==> flow/design.v <==
module data_generator(
  input wire clock,
  input wire srst,
  input wire enable,
  input wire read,
  output reg [31:0] data);
  enum bit {up, down} state;
  always @(posedge clock, posedge srst) begin
    if (srst) begin
      data <= 0;
      state <= down;
    end else if (enable) begin
      case (state)
        up: begin
          if (!read) begin
            state <= down;
          end
        end
        down: begin
          if (read) begin
            state <= up;
            data <= data + 1;
          end
        end
      endcase
    end
  end
endmodule
From RTL to reports: data_generator
The steps from the RTL of data_generator to its reports follow in flow order.
Line numbers count from 1 in the design file above.
Library cell names are shortened.
A cell with n/a has no value.

set-up
  top = data_generator
  clock port = clock
  cell library = sky130hd
  timing corner = tt_025C_1v80

Word-level counts
Counts by Yosys on the flattened word-level netlist (proc, flatten, opt, wreduce; memories kept). Register bits leave out memories and registers merged into their read ports (data or address); mux counts leave out enables and synchronous resets folded into registers. Print and check cells are left out. Cells with the same type and inputs are merged into one.

operators by class
  add/sub/neg operators = 1
  muxes and demuxes = 1
  reduce/logical cells = 1

operator list
  operator                                                  count
  32-bit by 1-bit adder with 32-bit output with constant B  1
  3-bit AND reduction                                       1
  1-bit 2-to-1 mux                                          1

storage and ports
  bits in registers = 33
  input port bits = 4
  output and inout port bits = 32
  cells after elaboration = 5

Depth
Longest topological path by Yosys (ltp), each cell counted once; first at word level (registers and memories cut), then after technology mapping (sequential cells cut; the memories' decode and read muxes count).

depth
  depth after elaboration = 1
  ABC_AREA = 0
  depth in mapped cells = 5
  gate-level depth less buffers = 5

After synthesis
The flow's flattened synthesis, as Yosys stat reports it; memories are mapped. The netlist is that of the ABC_AREA named above (0 if unset); the other value can give another one.

synthesis totals
  cells in the netlist = 136
  cell area after synthesis = 1549.0 sq um
  sequential area = 827.0 sq um
  flip-flop cells = 33
  buffer cells = 3

cells by type
  cell type  count
  dfrtp_1    32
  xnor2_1    16
  xor2_1     15
  nor4_2     5
  nand4_1    9
  nand2_1    13
  nand3_1    8
  and3_1     5
  nor3_1     6
  dfstp_2    1
  inv_1      6
  nand4_4    1
  nor4_4     1
  nor2_1     5
  and4_1     2
  ha_1       1
  nor4_1     2
  mux2_1     1

Not listed: further types 6, cells in them 7.

Worst setup path after synthesis
Path of least setup slack by OpenSTA after synthesis, without wires, with an ideal clock, recovery checks aside; 20% of the period is set as input and as output delay. Where synthesis merged equal registers, the netlist keeps one of their names.

timing post-synthesis
  kind = input to register
  start = input enable
  end = register data[13]
  period = 3.64 ns
  setup time = 0.080 ns
  launch time at the first pin = 0.728 ns
  data arrival time = 1.911 ns
  data required time = 3.560 ns
  setup slack = 1.649 ns
  path delay = 1.263 ns
  driving pins on the path = 5
  path buffers = 1
  synthesis period reached = 1.991 ns

"path delay" = arrival - input delay + setup time.
"driving pins on the path": output pins that drive a net of the path, with the launching flip-flop's if there is one; two outputs of one cell count as two.
"synthesis period reached" is the clock period less the worst setup slack; recovery checks do not enter. This is arithmetic on one report: input and output delays are still those of the set period (20% each).
The rows between start and end are the longest chain of elaborated cells between them; the timing report does not say that the signal goes this way. Where chains are equally long, one stands for them.
A line is the first line of the expression or statement that the cell stems from. Yosys adds cells for indexed reads and writes and turns some case tables into memories.

on the way, post-synthesis
  path through = nand3_1 > or3_1 > buf_2 > nor4_1 > xnor2_1
  cells in the longest elaborated chain = 1
  elaborated cells on any way between the ends = 1
  RTL lines with such cells = 0
  those cells by class = reduce/logical (1)

RTL lines, path post-synthesis
  element              RTL line  text
  from (decl)          4         input wire enable,
  3-bit AND reduction  n/a
  to (assign)          10        data <= 0;
  to (assign)          22        data <= data + 1;
  to (decl)            6         output reg [31:0] data);

Timing after layout
From the final timing report of job 1: the path of least setup slack in the routed layout; clock arrival at registers is part of the times.

timing after layout
  kind = input to register
  start = input enable
  end = register data[13]
  period = 3.06 ns
  setup time = 0.08 ns
  launch time at the first pin = 0.61 ns
  data arrival time = 2.56 ns
  data required time = 3.27 ns
  setup slack = 0.71 ns
  driving pins on the path = 5
  path buffers = 1

The rows between start and end are the longest chain of elaborated cells between them; the timing report does not say that the signal goes this way. Where chains are equally long, one stands for them.

on the way, after layout
  path through = clkdlybuf4s50_1 > nand3_1 > or3_1 > nor4_1 > xnor2_1
  cells in the longest elaborated chain = 1
  elaborated cells on any way between the ends = 1
  RTL lines with such cells = 0
  those cells by class = reduce/logical (1)

RTL lines, path after layout
  element              RTL line  text
  from (decl)          4         input wire enable,
  3-bit AND reduction  n/a
  to (assign)          10        data <= 0;
  to (assign)          22        data <= data + 1;
  to (decl)            6         output reg [31:0] data);

Wiki page: data_generator / flow data

Settings and measured results of 2 stored flow runs for module data_generator (sky130hd), not sorted in any way. The constraints put input and output delay at 20% of the set period each and load the outputs with 0.01 pF.
By "achieved clock period (ns)" is meant the clock period of the run minus its worst setup slack. This is arithmetic on one report: input and output delays are still those of the set period (20% each).
By "finish__power__total" is meant OpenSTA's value without simulated activity: inputs other than the clock are taken to toggle once in ten clock periods, and the tool carries that through the logic.

settings of job 1
{
  "period_ns": 3.06,
  "CORE_UTILIZATION": 48,
  "PLACE_DENSITY_LB_ADDON": 0.19,
  "CORE_ASPECT_RATIO": 0.82,
  "CORE_MARGIN": 10,
  "CELL_PAD_IN_SITES_GLOBAL_PLACEMENT": 0,
  "MIN_ROUTING_LAYER": "met2",
  "MAX_ROUTING_LAYER": "met5",
  "CAP_MARGIN": 20,
  "SLEW_MARGIN": 20
}
report of job 1
yosys chip area after synthesis (um^2): 1549.0
finish__design__die__area: 5910.6
finish__design__instance__area__stdcell: 2059.5
finish__design__instance__utilization: 0.6724
finish__timing__setup__ws: 0.709
finish__timing__setup__tns: 0.000
finish__power__total: 1.112e-03
achieved clock period (ns): 2.351

settings of job 2
{
  "period_ns": 1.12,
  "CORE_UTILIZATION": 37,
  "CELL_PAD_IN_SITES_DETAIL_PLACEMENT": 1,
  "ABC_AREA": 1,
  "GPL_TIMING_DRIVEN": 1,
  "CTS_CLUSTER_SIZE": 67,
  "CTS_CLUSTER_DIAMETER": 360,
  "CAP_MARGIN": 5,
  "CORE_MARGIN": 2,
  "SLEW_MARGIN": 20
}
report of job 2: did not finish, route, GRT-0232
